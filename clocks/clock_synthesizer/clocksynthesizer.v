==> flow/design.v <==
module ClockSynthesizer #(
	parameter 	IN_FREQ		= 1000000,
	parameter	OUT_FREQ 	= 1000,
	parameter 	BITS 		= 10
) (
	input wire 	inclock,
	output reg 	outclock
);
	parameter TOGGLE_PERIOD = IN_FREQ / (2 * OUT_FREQ);
	reg [BITS-1:0] count;
	always @(posedge inclock)
		begin
			count = count + 1; 
			if (count == TOGGLE_PERIOD)
				begin
					count = 0;
					outclock <= ~outclock;
				end
		end
endmodule
Step by step through the tools: ClockSynthesizer
What the tools print for ClockSynthesizer, step after step.
Lines are those of the file above, counted from 1.
{"block": "inputs", "top_module": "ClockSynthesizer", "clock": "inclock", "lib": "sky130hd", "lib_corner": "tt_025C_1v80"}

Word level
Yosys after proc, flatten, opt, wreduce and memory -nomap, before mapping. Enables and synchronous resets that opt folds into registers are not counted as muxes. Memory bits, and registers merged into a memory's read port (data or address), are not among the register bits. Print and check cells are not counted. Equal cells are merged and count once.
{"block": "bits", "wordCells": 5, "in_bits": 1, "register_bits": 11, "output_inout_bits": 1}
{"block": "classes", "n_eq": 1, "n_logic": 1, "add_sub_neg": 1}
{"block": "ops", "cell": "adder 10 x 1 -> 10 bit with constant B", "n": 1}
{"block": "ops", "cell": "equality test 10 x 9 -> 1 bit with constant B", "n": 1}
{"block": "ops", "cell": "NOT 1 bit", "n": 1}

Depth
Yosys ltp: most cells in a row. Word level: on the elaborated netlist, between registers, memories and ports. Mapped: between sequential cells and ports; inverters and the memories' decode and read muxes count.
{"block": "depth", "word_depth": 2, "ABC_AREA": 1, "ltp_mapped": 11, "ltp_nobuf": 11}

Synthesis result
The flow's flattened synthesis, as Yosys stat reports it; memories are mapped. The netlist is that of the ABC_AREA named above (0 if unset); the other value can give another one.
{"block": "mapped", "buf_cells": 0, "sequential_area_um2": 230.2, "area_um2": 604.3, "flip_flops": 11, "stdcells": 94}
{"block": "types", "type": "sky130_fd_sc_hd__dfxtp_1", "n": 10, "type_area_um2": 200.192}
{"block": "types", "type": "sky130_fd_sc_hd__nand2_1", "n": 32, "type_area_um2": 120.115}
{"block": "types", "type": "sky130_fd_sc_hd__inv_1", "n": 26, "type_area_um2": 97.594}
{"block": "types", "type": "sky130_fd_sc_hd__nand3_1", "n": 7, "type_area_um2": 35.034}
{"block": "types", "type": "sky130_fd_sc_hd__edfxtp_1", "n": 1, "type_area_um2": 30.029}
{"block": "types", "type": "sky130_fd_sc_hd__nor2_1", "n": 7, "type_area_um2": 26.275}
{"block": "types", "type": "sky130_fd_sc_hd__ha_1", "n": 2, "type_area_um2": 25.024}
{"block": "types", "type": "sky130_fd_sc_hd__nand3_4", "n": 1, "type_area_um2": 17.517}
{"block": "types", "type": "sky130_fd_sc_hd__nor2_2", "n": 2, "type_area_um2": 12.512}
{"block": "types", "type": "sky130_fd_sc_hd__xor2_1", "n": 1, "type_area_um2": 8.758}
{"block": "types", "type": "sky130_fd_sc_hd__nand3b_1", "n": 1, "type_area_um2": 7.507}
{"block": "types", "type": "sky130_fd_sc_hd__o21bai_1", "n": 1, "type_area_um2": 7.507}
{"block": "types", "type": "sky130_fd_sc_hd__nand2_2", "n": 1, "type_area_um2": 6.256}
{"block": "types", "type": "sky130_fd_sc_hd__nor3_1", "n": 1, "type_area_um2": 5.005}
{"block": "types", "type": "sky130_fd_sc_hd__o21ai_0", "n": 1, "type_area_um2": 5.005}

Timing after synthesis
Source: OpenSTA report_checks on the synthesized netlist (no wires, ideal clock, input and output delay 20% of the period each), path of least setup slack; recovery checks are left aside. Register names are those of the netlist, which keeps one name where synthesis merged equal registers.
{"block": "synth_timing", "path_kind": "register -> register", "startpoint": "register count[0]", "endpoint": "register outclock", "t_required_ns": 2.839, "stages": 11, "period_ns": 3.13, "path_slack_ns": 1.591, "n_path_buf": 0, "t_first_pin_ns": 0.000, "path_delay_ns": 1.539, "arrival_ns": 1.248, "setup_ns": 0.291, "synth_period_reached_ns": 1.539}
"path_delay_ns" is the arrival time less input delay plus setup time.
"stages" counts driving pins, that of a launching flip-flop among them; a cell with two outputs on the path counts twice.
"synth_period_reached_ns" is the clock period less the worst setup slack; recovery checks do not enter. This is arithmetic on one report: input and output delays are still those of the set period (20% each).
The rows between start and end are the longest chain of elaborated cells between them; the timing report does not say that the signal goes this way. Where chains are equally long, one stands for them.
Each line given opens the expression or statement behind the cell; cells for indexed reads and writes are added by Yosys, which also makes memories of some case tables.
{"block": "synth_between", "cell_sequence": "sky130_fd_sc_hd__dfxtp_1 -> sky130_fd_sc_hd__ha_1 -> sky130_fd_sc_hd__nand2_1 -> sky130_fd_sc_hd__inv_1 -> sky130_fd_sc_hd__nand2_1 -> sky130_fd_sc_hd__nand2_1 -> sky130_fd_sc_hd__nor2_1 -> sky130_fd_sc_hd__nand2_1 -> sky130_fd_sc_hd__nor2_2 -> sky130_fd_sc_hd__nand3_4 -> sky130_fd_sc_hd__inv_1", "elab_chain_cells": 2, "cone_cells": 2, "lines_between": 2, "cone_classes": "add/sub (1); eq/ne (1)"}
{"block": "synth_lines", "element": "start, declared", "line_no": 10, "rtl": "reg [BITS-1:0] count;"}
{"block": "synth_lines", "element": "start, assigned", "line_no": 13, "rtl": "count = count + 1;"}
{"block": "synth_lines", "element": "start, assigned", "line_no": 16, "rtl": "count = 0;"}
{"block": "synth_lines", "element": "adder 10 x 1 -> 10 bit", "line_no": 13}
{"block": "synth_lines", "element": "equality test 10 x 9 -> 1 bit", "line_no": 14, "rtl": "if (count == TOGGLE_PERIOD)"}
{"block": "synth_lines", "element": "end, assigned", "line_no": 17, "rtl": "outclock <= ~outclock;"}
{"block": "synth_lines", "element": "end, declared", "line_no": 7, "rtl": "output reg outclock"}

Timing after layout
From the final timing report of stored run 1: the path of least setup slack in the routed layout; clock arrival at registers is part of the times.
{"block": "layout_timing", "path_kind": "register -> register", "startpoint": "register count[1]", "endpoint": "register outclock", "t_required_ns": 1.42, "setup_ns": 0.28, "period_ns": 1.46, "t_first_pin_ns": 0.23, "arrival_ns": 1.48, "n_path_buf": 0, "stages": 10, "path_slack_ns": -0.07}
The rows between start and end are the longest chain of elaborated cells between them; the timing report does not say that the signal goes this way. Where chains are equally long, one stands for them.
{"block": "layout_between", "cell_sequence": "sky130_fd_sc_hd__dfxtp_4 -> sky130_fd_sc_hd__ha_4 -> sky130_fd_sc_hd__nand2_4 -> sky130_fd_sc_hd__nor2_2 -> sky130_fd_sc_hd__nand3_1 -> sky130_fd_sc_hd__nand2_1 -> sky130_fd_sc_hd__nand2_1 -> sky130_fd_sc_hd__inv_2 -> sky130_fd_sc_hd__nand3_4 -> sky130_fd_sc_hd__inv_2", "elab_chain_cells": 2, "cone_cells": 2, "lines_between": 2, "cone_classes": "add/sub (1); eq/ne (1)"}
{"block": "layout_lines", "element": "start, declared", "line_no": 10, "rtl": "reg [BITS-1:0] count;"}
{"block": "layout_lines", "element": "start, assigned", "line_no": 13, "rtl": "count = count + 1;"}
{"block": "layout_lines", "element": "start, assigned", "line_no": 16, "rtl": "count = 0;"}
{"block": "layout_lines", "element": "adder 10 x 1 -> 10 bit", "line_no": 13}
{"block": "layout_lines", "element": "equality test 10 x 9 -> 1 bit", "line_no": 14, "rtl": "if (count == TOGGLE_PERIOD)"}
{"block": "layout_lines", "element": "end, assigned", "line_no": 17, "rtl": "outclock <= ~outclock;"}
{"block": "layout_lines", "element": "end, declared", "line_no": 7, "rtl": "output reg outclock"}

Add stored flow runs of ClockSynthesizer

ClockSynthesizer through Yosys and OpenROAD on sky130hd: 2 stored runs, unordered, with their settings and measured results. The constraints put input and output delay at 20% of the set period each and load the outputs with 0.01 pF.
"achieved_period_ns" means the clock period less the worst setup slack. The figure is calculated, with input and output delays left at 20% of the set period.
"critical_path_time_ns" means the part of the period allowed to the worst setup path (the constraints hold back 20% at inputs and 20% at outputs) less its slack; where the path has registers, the arrival times of their clocks count too.
"total_power_uw" is the tool's figure for a default switching activity; nothing was simulated.

{"run": "stored run 1", "settings": { "period_ns": 1.46, "CORE_UTILIZATION": 15, "SETUP_SLACK_MARGIN": 0.39, "PLACE_DENSITY_LB_ADDON": 0.22, "CORE_ASPECT_RATIO": 1.89, "CORE_MARGIN": 4, "TNS_END_PERCENT": 75, "ABC_AREA": 1, "GPL_TIMING_DRIVEN": 0, "CTS_CLUSTER_SIZE": 43, "CTS_CLUSTER_DIAMETER": 337, "CAP_MARGIN": 20, "MIN_ROUTING_LAYER": "met1", "SLEW_MARGIN": 20 }, "results": { "stdcell_area_um2": 830.8, "final_setup_ws_ns": -0.068, "total_power_uw": 601.5, "timing.setup.tns_ns": -0.130, "ws_hold_ns": 0.541, "achieved_period_ns": 1.528, "dieArea_um2": 5160.2, "critical_path_time_ns": 1.53, "worst_setup_path_type": "register -> register", "synth_chip_area_um2": 604.3, "finish.utilization_pct": 21.4 }}
{"run": "stored run 2", "settings": { "period_ns": 1.66, "CORE_UTILIZATION": 49, "PLACE_DENSITY_LB_ADDON": 0.2, "CORE_ASPECT_RATIO": 0.69, "CELL_PAD_IN_SITES_GLOBAL_PLACEMENT": 2, "CELL_PAD_IN_SITES_DETAIL_PLACEMENT": 2, "SLEW_MARGIN": 25, "MIN_ROUTING_LAYER": "met2", "CAP_MARGIN": 20, "CORE_MARGIN": 2 }, "outcome": "did not finish, floorplanning stopped with PDN-0185"}
