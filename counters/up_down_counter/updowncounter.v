==> flow/design.v <==
module UpDownCounter #(parameter SIZE=8)(
	input wire 				up, 
	input wire 				down, 
	input wire				load,
	input wire				reset,
	input wire [SIZE-1:0]	data,
	input wire 				clock,
	output wire 			upAck,
	output wire 			downAck,
	output reg [SIZE-1:0]	counter
);
	localparam IDLE 		= 2'b00;
	localparam UP_ACK 	= 2'b01;
	localparam DOWN_ACK 	= 2'b10;
	reg [1:0] state;
	assign upAck 	= (state == UP_ACK);
	assign downAck 	= (state == DOWN_ACK);
	always @(posedge reset, posedge clock)
		if (reset)			begin
								counter <= 4'b0000;
								state <= IDLE;
							end
		else
			if (load)		begin
								counter <= data;
							end
			else case (state)
				IDLE:		if (up)
								begin
									counter <= counter + 1;
									state <= UP_ACK;
								end
							else if (down)
								begin
									counter <= counter - 1;
									state <= DOWN_ACK;
								end
				UP_ACK:		state <= IDLE;
				DOWN_ACK:	state <= IDLE;
				default:	state <= IDLE;
			endcase
endmodule
### Reports on UpDownCounter

What the tools print for UpDownCounter, step after step.
Line numbers count from 1 in the design file above.
Operators carry their Yosys type and port widths (W data, S select, Z words).
Library cell names are shortened.
The mark n/a stands for no value.

| inputs | value |
|---|---|
| top module | UpDownCounter |
| clock input | clock |
| library | sky130hd |
| timing corner | tt_025C_1v80 |

### Elaborated design

Counts by Yosys on the flattened word-level netlist (proc, flatten, opt, wreduce; memories kept). Register bits leave out memories and registers merged into their read ports (data or address). Print and check cells are left out. Cells with the same type and inputs are merged into one.

| word-level totals | value |
|---|---|
| register bits after elaboration | 10 |
| input bits | 13 |

| operators by class | value |
|---|---|
| add/sub/neg operators | 2 |
| equal/unequal tests | 3 |
| multiplexer cells | 7 |
| bitwise logic cells | 1 |
| reduce/logical cells | 5 |

Operator list:

| kind | number |
|---|---|
| $mux W8 | 4 |
| $add A8 B1 Y8 const B | 1 |
| $sub A8 B1 Y8 const B | 1 |
| $mux W2 | 3 |
| $reduce_and A2 Y1 | 2 |
| $ne A3 B3 Y1 const B | 1 |
| $reduce_bool A3 Y1 | 1 |
| $eq A2 B1 Y1 const B | 1 |
| $eq A2 B2 Y1 const B | 1 |
| $logic_not A2 Y1 | 1 |
| $reduce_bool A2 Y1 | 1 |
| $not A1 Y1 | 1 |

### Longest topological paths

Depth = most cells in a row (Yosys ltp): at word level without a register or memory, in the mapped netlist without a sequential cell, where the memories' decode and read muxes count.

| depth | value |
|---|---|
| word-level depth | 5 |
| ABC_AREA | 0 |
| depth in mapped cells | 8 |
| gate-level depth less buffers | 7 |

### Netlist

The flow's flattened synthesis, as Yosys stat reports it; memories are mapped. The netlist is that of the ABC_AREA named above (0 if unset); the other value can give another one.

Cells by type:

| type | number |
|---|---|
| dfrtp_1 | 10 |
| ha_1 | 6 |
| o21ai_0 | 11 |
| nand2_1 | 11 |
| mux2i_1 | 3 |
| dfstp_2 | 1 |
| a21oi_1 | 5 |
| fa_1 | 1 |
| nor2_1 | 5 |
| xnor2_1 | 2 |
| xor2_1 | 2 |
| a211oi_1 | 2 |
| a21o_1 | 2 |
| a22oi_1 | 2 |
| a211oi_2 | 1 |
| and4_4 | 1 |
| a32o_1 | 1 |
| buf_2 | 2 |

Other cell types: 16; their cells: 20.

| synthesis totals | value |
|---|---|
| cell count | 88 |
| synthesis area | 0.0007933 sq mm |
| area of sequential cells | 0.0002765 sq mm |
| flip-flop cells | 11 |
| buffer cells | 4 |

### Timing after synthesis

OpenSTA on the mapped netlist: ideal clock, no wires. The path of least setup slack (recovery checks aside). Input and output delay are each 20% of the period. Register names are those of the netlist, which keeps one name where synthesis merged equal registers.

| timing post-synthesis | value |
|---|---|
| kind | input to register |
| start point | input port up |
| end point | register counter[7] |
| period | 2.36 ns |
| external input delay | 0.472 ns |
| setup time | 0.069 ns |
| launch time at the first pin | 0.472 ns |
| data arrival time | 2.052 ns |
| setup slack | 0.239 ns |
| delay of the path | 1.649 ns |
| stages | 8 |
| buffers on the path | 1 |
| period reached after synthesis | 2.121 ns |

"delay of the path" is the arrival time less input delay plus setup time.
"stages": output pins that drive a net of the path, with the launching flip-flop's if there is one; two outputs of one cell count as two.
"period reached after synthesis" is the clock period less the worst setup slack; recovery checks do not enter. This is arithmetic on one report: input and output delays are still those of the set period (20% each).
Between the ends stands the longest chain of elaborated cells between them, by number of cells; it is not shown to be the way that was timed. Of several equally long chains one is given.
A line is the first line of the expression or statement that the cell stems from. Yosys adds cells for indexed reads and writes and turns some case tables into memories.
A register here has more assigning lines than the two given.

| on the way, post-synthesis | value |
|---|---|
| path through | buf_2 > inv_1 > ha_1 > o211ai_1 > o21ai_2 > and4_4 > or3b_1 > nand3_1 |
| cells in the longest elaborated chain | 3 |

RTL lines, path post-synthesis:

| what | RTL line | source |
|---|---|---|
| from (decl) | 2 | `input wire up,` |
| $mux W8 | 28 | `IDLE: if (up)` |
| $mux W8 | 27 | `else case (state)` |
| $mux W8 | 24 | `if (load) begin` |
| to (assign) | 25 | `counter <= data;` |
| to (assign) | 30 | `counter <= counter + 1;` |
| to (decl) | 10 | `output reg [SIZE-1:0] counter` |

### Timing after layout

Path of least setup slack in the final report of stored run 1 (OpenROAD, finished layout, wires in). Where an end is a register, its clock arrival counts in the times.

| timing post-layout | value |
|---|---|
| kind | register to register |
| start point | register counter[0] |
| end point | register counter[4] |
| period | 2.19 ns |
| setup time | 0.11 ns |
| launch time at the first pin | 0.27 ns |
| data arrival time | 2.00 ns |
| setup slack | 0.34 ns |
| stages | 7 |
| buffers on the path | 1 |

Between the ends stands the longest chain of elaborated cells between them, by number of cells; it is not shown to be the way that was timed. Of several equally long chains one is given.
A register here has more assigning lines than the two given.

| on the way, post-layout | value |
|---|---|
| path through | dfrtp_1 > fa_1 > buf_4 > a21o_2 > a211oi_1 > o31a_1 > o21ai_0 |
| cells in the longest elaborated chain | 5 |

RTL lines, path post-layout:

| what | RTL line | source |
|---|---|---|
| from (decl) | 10 | `output reg [SIZE-1:0] counter` |
| from (assign) | 25 | `counter <= data;` |
| from (assign) | 30 | `counter <= counter + 1;` |
| $sub A8 B1 Y8 | 35 | `counter <= counter - 1;` |
| $mux W8 | 33 | `else if (down)` |
| $mux W8 | 28 | `IDLE: if (up)` |
| $mux W8 | 27 | `else case (state)` |
| $mux W8 | 24 | `if (load) begin` |
| to (assign) | 25 |  |
| to (assign) | 30 |  |
| to (decl) | 10 |  |

--- measured runs ---
Measured data: module UpDownCounter, platform sky130hd, 2 stored runs of the flow under differing settings, order arbitrary. Input and output delays are each 20% of the period that was set; the output load is 0.01 pF.
"achieved clock period" is the run's clock period less its worst setup slack. It is reckoned from that one timing run; input and output delays stay at 20% of the period that was set.
"critical path time" = time allowed to the worst setup path (clock period - input delay - output delay, where it has them) - its slack; a late launch clock adds to it, a late capture clock takes from it.
"power consumption" rests on the timing tool's default activity at the inputs, not on a simulated workload.

## Stored run 1

==> flow/run.sh <==
#!/bin/bash
# the make line also repeats the synthesis and layout settings of config.mk as NAME=value (left out here)
make -C /OpenROAD-flow-scripts/flow DESIGN_CONFIG=/design/flow/config.mk WORK_HOME=/design/flow/orfs CLKGATE_MAP_FILE= finish
==> flow/config.mk <==
export PLATFORM = sky130hd
export DESIGN_NAME = UpDownCounter
export DESIGN_NICKNAME = UpDownCounter
export VERILOG_FILES = /design/flow/design.v
export SDC_FILE = /design/flow/constraint.sdc
export NUM_CORES = 4
export LEC_CHECK = 0
export CAP_MARGIN = 20
export CORE_MARGIN = 2
export CORE_UTILIZATION = 40
export SETUP_SLACK_MARGIN = -0.08
export SLEW_MARGIN = 20
==> flow/constraint.sdc <==
create_clock -name core_clock -period 2.19 [get_ports {clock}]
set_input_delay 0.4380 -clock core_clock [delete_from_list [all_inputs] [get_ports {clock}]]
set_output_delay 0.4380 -clock core_clock [all_outputs]
set_load 0.01 [all_outputs]

| result of stored run 1 | value |
|---|---|
| utilization after layout | 60.9 % |
| critical path time | 1.85 ns |
| critical path type | register to register |
| setup total negative slack | 0.000 ns |
| worst slack on setup checks | 0.343 ns |
| synthesis area | 0.0007933 sq mm |
| standard-cell area after routing | 0.0011711 sq mm |
| power consumption | 0.0007933 W |
| achieved clock period | 1.847 ns |
| area of the die | 0.0023552 sq mm |

## Stored run 2

==> flow/run.sh <==
#!/bin/bash
# the make line also repeats the synthesis and layout settings of config.mk as NAME=value (left out here)
make -C /OpenROAD-flow-scripts/flow DESIGN_CONFIG=/design/flow/config.mk WORK_HOME=/design/flow/orfs CLKGATE_MAP_FILE= finish
==> flow/config.mk <==
export PLATFORM = sky130hd
export DESIGN_NAME = UpDownCounter
export DESIGN_NICKNAME = UpDownCounter
export VERILOG_FILES = /design/flow/design.v
export SDC_FILE = /design/flow/constraint.sdc
export NUM_CORES = 4
export LEC_CHECK = 0
export CAP_MARGIN = 20
export CORE_ASPECT_RATIO = 0.72
export CORE_MARGIN = 2
export CORE_UTILIZATION = 46
export CTS_CLUSTER_DIAMETER = 46
export MAX_ROUTING_LAYER = met5
export PLACE_DENSITY_LB_ADDON = 0.18
export SETUP_SLACK_MARGIN = 0.96
export SLEW_MARGIN = 35
export TNS_END_PERCENT = 5
==> flow/constraint.sdc <==
create_clock -name core_clock -period 3.71 [get_ports {clock}]
set_input_delay 0.7420 -clock core_clock [delete_from_list [all_inputs] [get_ports {clock}]]
set_output_delay 0.7420 -clock core_clock [all_outputs]
set_load 0.01 [all_outputs]

| result of stored run 2 | value |
|---|---|
| utilization after layout | 66.9 % |
| critical path time | 1.77 ns |
| critical path type | input to register |
| setup total negative slack | 0.000 ns |
| worst slack on setup checks | 1.197 ns |
| synthesis area | 0.0007933 sq mm |
| standard-cell area after routing | 0.0010548 sq mm |
| power consumption | 0.0004406 W |
| achieved clock period | 2.513 ns |
| area of the die | 0.0020771 sq mm |
--- end ---
